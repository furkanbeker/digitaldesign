==> flow/design.v <==
`timescale 1ns / 1ps
module karatsuba( clk, in_num1, in_num2, out_num);
    input clk;
    input [31:0] in_num1;
    input [31:0] in_num2;
    output reg [63:0] out_num = 0;
    reg [15:0] in_num1_1, in_num1_2, in_num2_1, in_num2_2 ;
    always@(posedge clk) begin
    in_num1_1 <= in_num1[31:16];   
    in_num1_2 <=  in_num1[15:0];   
    in_num2_1 <=  in_num2[31:16];  
    in_num2_2 <=  in_num2[15:0];   
    out_num <= 2^32 * in_num1_1 * in_num2_1 + 2^16 * (in_num1_2 * in_num2_1 + in_num1_1 * in_num2_2) + in_num1_2*in_num2_2;
    end
endmodule
From RTL to reports: karatsuba
The steps from the RTL of karatsuba to its reports follow in flow order.
Line numbers count from 1 in the design file above.
A cell with -- has no value.
- design top: karatsuba
- clock: clk
- library: sky130hd
- corner: tt_025C_1v80

Word level
Yosys after proc, flatten, opt, wreduce and memory -nomap, before mapping. Enables and synchronous resets that opt folds into registers are not counted as muxes. Memory bits, and registers merged into a memory's read port (data or address), are not among the register bits. Print and check cells are not counted. Equal cells are merged and count once.
- add/subtract/negate cells: 3
- multiply operators at 4
- bitwise gates (word level): 2
- operators by type and width (cell ; number):
    multiplier 16 x 16 -> 32 bit ; 4
    adder 37 x 2 -> 38 bit with constant B ; 1
    adder 37 x 32 -> 38 bit ; 1
    bitwise XOR 38 bit ; 1
    adder 32 x 32 -> 33 bit ; 1
    inverter 1 bit ; 1
- bits in registers at 102
- noted input port bits: 65
- output and inout bits at 64
- word-level cells: 14

Depth
Longest topological path by Yosys (ltp), each cell counted once; first at word level (registers and memories cut), then after technology mapping (sequential cells cut; the memories' decode and read muxes count).
- depth in word-level cells at 4
- noted ABC_AREA: 1
- gate-level depth with buffers: 44
- gate-level depth less buffers at 43

After synthesis
Source: synth_stat.txt of the flow (Yosys; design flattened, memories mapped). It holds for the ABC_AREA given above (unset counts as 0); a run with the other value may have another netlist.
- cell types (type ; number):
    sky130_fd_sc_hd__fa_1 ; 864
    sky130_fd_sc_hd__inv_1 ; 1499
    sky130_fd_sc_hd__ha_1 ; 412
    sky130_fd_sc_hd__nand2_1 ; 1269
    sky130_fd_sc_hd__dfxtp_1 ; 102
    sky130_fd_sc_hd__clkbuf_1 ; 192
    sky130_fd_sc_hd__xor2_1 ; 65
    sky130_fd_sc_hd__a21oi_1 ; 90
    sky130_fd_sc_hd__nor2_1 ; 110
    sky130_fd_sc_hd__xnor2_1 ; 41
    sky130_fd_sc_hd__nand3_1 ; 48
    sky130_fd_sc_hd__buf_4 ; 26
    sky130_fd_sc_hd__o21ai_0 ; 32
    sky130_fd_sc_hd__a21o_1 ; 15
    sky130_fd_sc_hd__a21oi_2 ; 10
    sky130_fd_sc_hd__nand2_2 ; 11
    sky130_fd_sc_hd__o21ai_1 ; 13
    sky130_fd_sc_hd__nand4_1 ; 10
Other cell types: 29; their cells: 70.
- mapped cells at 4879
- chip area (Yosys) at 38899.8 um^2
- sequential part of the area at 2042.0 um^2
- noted flip-flop cells: 102
- buffers: 218

Worst setup path after synthesis
Source: OpenSTA report_checks on the synthesized netlist (no wires, ideal clock, input and output delay 20% of the period each), path of least setup slack; recovery checks are left aside. Register names are those of the netlist, which keeps one name where synthesis merged equal registers.
- kind: reg-to-reg
- start point: reg in_num2_1[3]
- end point: reg out_num[35]
- clock period at 11.1 ns
- library setup time at 0.112 ns
- noted time at the first pin: 0.000 ns
- data arrival time at 8.890 ns
- slack at 2.098 ns
- path delay: 9.002 ns
- stages at 35
- synthesis period reached: 9.002 ns
"path delay" is the arrival time less input delay plus setup time.
"stages" counts driving pins, that of a launching flip-flop among them; a cell with two outputs on the path counts twice.
"synthesis period reached" = period - worst setup slack (recovery checks aside). The figure is calculated, with input and output delays left at 20% of the set period.
Between the ends stands the longest chain of elaborated cells between them, by number of cells; it is not shown to be the way that was timed. Of several equally long chains one is given.
Each line given opens the expression or statement behind the cell; cells for indexed reads and writes are added by Yosys, which also makes memories of some case tables.
- cell sequence: sky130_fd_sc_hd__dfxtp_1 sky130_fd_sc_hd__clkbuf_1 sky130_fd_sc_hd__nand2_1 sky130_fd_sc_hd__inv_1 sky130_fd_sc_hd__fa_1 sky130_fd_sc_hd__inv_1 sky130_fd_sc_hd__fa_1 sky130_fd_sc_hd__fa_1 sky130_fd_sc_hd__fa_1 sky130_fd_sc_hd__fa_1 sky130_fd_sc_hd__inv_1 sky130_fd_sc_hd__fa_1 sky130_fd_sc_hd__fa_1 sky130_fd_sc_hd__fa_1 sky130_fd_sc_hd__ha_1 sky130_fd_sc_hd__a21oi_1 sky130_fd_sc_hd__o21ai_0 sky130_fd_sc_hd__a21oi_1 sky130_fd_sc_hd__xor2_1 sky130_fd_sc_hd__fa_1 sky130_fd_sc_hd__fa_1 sky130_fd_sc_hd__fa_1 sky130_fd_sc_hd__fa_1 sky130_fd_sc_hd__inv_1 sky130_fd_sc_hd__ha_1 sky130_fd_sc_hd__a21oi_1 sky130_fd_sc_hd__a21boi_1 sky130_fd_sc_hd__nor2_1 sky130_fd_sc_hd__nor2_1 sky130_fd_sc_hd__nand2_1 sky130_fd_sc_hd__a21oi_2 sky130_fd_sc_hd__or2_1 sky130_fd_sc_hd__nand2_1 sky130_fd_sc_hd__nand2_1 sky130_fd_sc_hd__nand2_1
- noted cells in the longest elaborated chain: 4
- RTL lines, path after synthesis (element ; line ; text):
    from (decl) ; 7 ; reg [15:0] in_num1_1, in_num1_2, in_num2_1, in_num2_2 ;
    from (assign) ; 11 ; in_num2_1 <=  in_num2[31:16];
    multiplier 16 x 16 -> 32 bit ; 13 ; out_num <= 2^32 * in_num1_1 * in_num2_1 + 2^16 * (in_num1_2 * in_num2_1 + in_num1_1 * in_num2_2) + in_num1_2*i ...
    adder 32 x 32 -> 33 bit ; 13 ;
    adder 37 x 32 -> 38 bit ; 13 ;
    bitwise XOR 38 bit ; 13 ;
    to (assign) ; 13 ;
    to (decl) ; 6 ; output reg [63:0] out_num = 0;

Worst path after layout
Path of least setup slack in the final report of flow run 1 (OpenROAD, finished layout, wires in). Where an end is a register, its clock arrival counts in the times.
- kind: reg-to-reg
- start point: reg in_num2_1[3]
- end point: reg out_num[35]
- clock period at 19.7 ns
- library setup time at 0.10 ns
- noted time at the first pin: 0.42 ns
- data arrival time at 10.57 ns
- slack at 9.43 ns
- stages at 35
Between the ends stands the longest chain of elaborated cells between them, by number of cells; it is not shown to be the way that was timed. Of several equally long chains one is given.
- cell sequence: sky130_fd_sc_hd__dfxtp_1 sky130_fd_sc_hd__buf_4 sky130_fd_sc_hd__nand2_1 sky130_fd_sc_hd__inv_1 sky130_fd_sc_hd__fa_1 sky130_fd_sc_hd__inv_1 sky130_fd_sc_hd__fa_1 sky130_fd_sc_hd__fa_1 sky130_fd_sc_hd__fa_1 sky130_fd_sc_hd__fa_1 sky130_fd_sc_hd__inv_1 sky130_fd_sc_hd__fa_1 sky130_fd_sc_hd__fa_1 sky130_fd_sc_hd__fa_1 sky130_fd_sc_hd__ha_1 sky130_fd_sc_hd__a21oi_1 sky130_fd_sc_hd__o21ai_0 sky130_fd_sc_hd__a21oi_1 sky130_fd_sc_hd__xor2_1 sky130_fd_sc_hd__fa_1 sky130_fd_sc_hd__fa_1 sky130_fd_sc_hd__fa_1 sky130_fd_sc_hd__fa_1 sky130_fd_sc_hd__inv_1 sky130_fd_sc_hd__ha_1 sky130_fd_sc_hd__a21oi_1 sky130_fd_sc_hd__a21boi_1 sky130_fd_sc_hd__nor2_1 sky130_fd_sc_hd__nor2_1 sky130_fd_sc_hd__nand2_1 sky130_fd_sc_hd__a21oi_2 sky130_fd_sc_hd__or2_1 sky130_fd_sc_hd__nand2_1 sky130_fd_sc_hd__nand2_1 sky130_fd_sc_hd__nand2_1
- noted cells in the longest elaborated chain: 4
- RTL lines, path after layout (element ; line ; text):
    from (decl) ; 7 ; reg [15:0] in_num1_1, in_num1_2, in_num2_1, in_num2_2 ;
    from (assign) ; 11 ; in_num2_1 <=  in_num2[31:16];
    multiplier 16 x 16 -> 32 bit ; 13 ; out_num <= 2^32 * in_num1_1 * in_num2_1 + 2^16 * (in_num1_2 * in_num2_1 + in_num1_1 * in_num2_2) + in_num1_2*i ...
    adder 32 x 32 -> 33 bit ; 13 ;
    adder 37 x 32 -> 38 bit ; 13 ;
    bitwise XOR 38 bit ; 13 ;
    to (assign) ; 13 ;
    to (decl) ; 6 ; output reg [63:0] out_num = 0;

Lab notebook: karatsuba

Settings and measured results of 2 stored flow runs for module karatsuba (sky130hd), not sorted in any way. The constraints put input and output delay at 20% of the set period each and load the outputs with 0.01 pF.
By "clock period reached" is meant the clock period of the run minus its worst setup slack. This is arithmetic on one report: input and output delays are still those of the set period (20% each).
"allowed time less slack (worst setup path)": the worst setup path's part of the clock period (all of it between registers, 20% less for each end at a port) less its slack. A launch clock that arrives late makes it longer, a capture clock that arrives late makes it shorter.

Flow run 1
Settings were period_ns = 19.7; CORE_UTILIZATION = 67; PLACE_DENSITY_LB_ADDON = 0.17; CORE_MARGIN = 9; CELL_PAD_IN_SITES_DETAIL_PLACEMENT = 0; TNS_END_PERCENT = 25; ABC_AREA = 1; GPL_TIMING_DRIVEN = 1; GPL_ROUTABILITY_DRIVEN = 1; CTS_CLUSTER_SIZE = 14; CTS_CLUSTER_DIAMETER = 282; MIN_ROUTING_LAYER = met1; MAX_ROUTING_LAYER = met4; CAP_MARGIN = 20; SLEW_MARGIN = 20
- Yosys chip area after synthesis: 38899.8 um^2
- noted the area inside the die boundary: 67057.7 um^2
- noted the standard-cell area after routing: 40821.7 um^2
- utilization: 71.7%
- worst setup slack after layout: 9.433 ns
- total negative slack on setup checks at 0.000 ns
- worst hold slack in the final report: 0.757 ns
- noted the clock period reached: 10.267 ns
- allowed time less slack (worst setup path): 10.27 ns
- worst setup path type: reg-to-reg

Flow run 2
Settings were period_ns = 9.18; CAP_MARGIN = 20; CORE_MARGIN = 2; CORE_UTILIZATION = 40; SLEW_MARGIN = 20
- Yosys chip area after synthesis: 37220.7 um^2
- noted the area inside the die boundary: 95508.8 um^2
- noted the standard-cell area after routing: 42934.9 um^2
- utilization: 46.7%
- worst setup slack after layout: -1.134 ns
- total negative slack on setup checks at -16.941 ns
- worst hold slack in the final report: 0.863 ns
- noted the clock period reached: 10.314 ns
- allowed time less slack (worst setup path): 10.31 ns
- worst setup path type: reg-to-reg
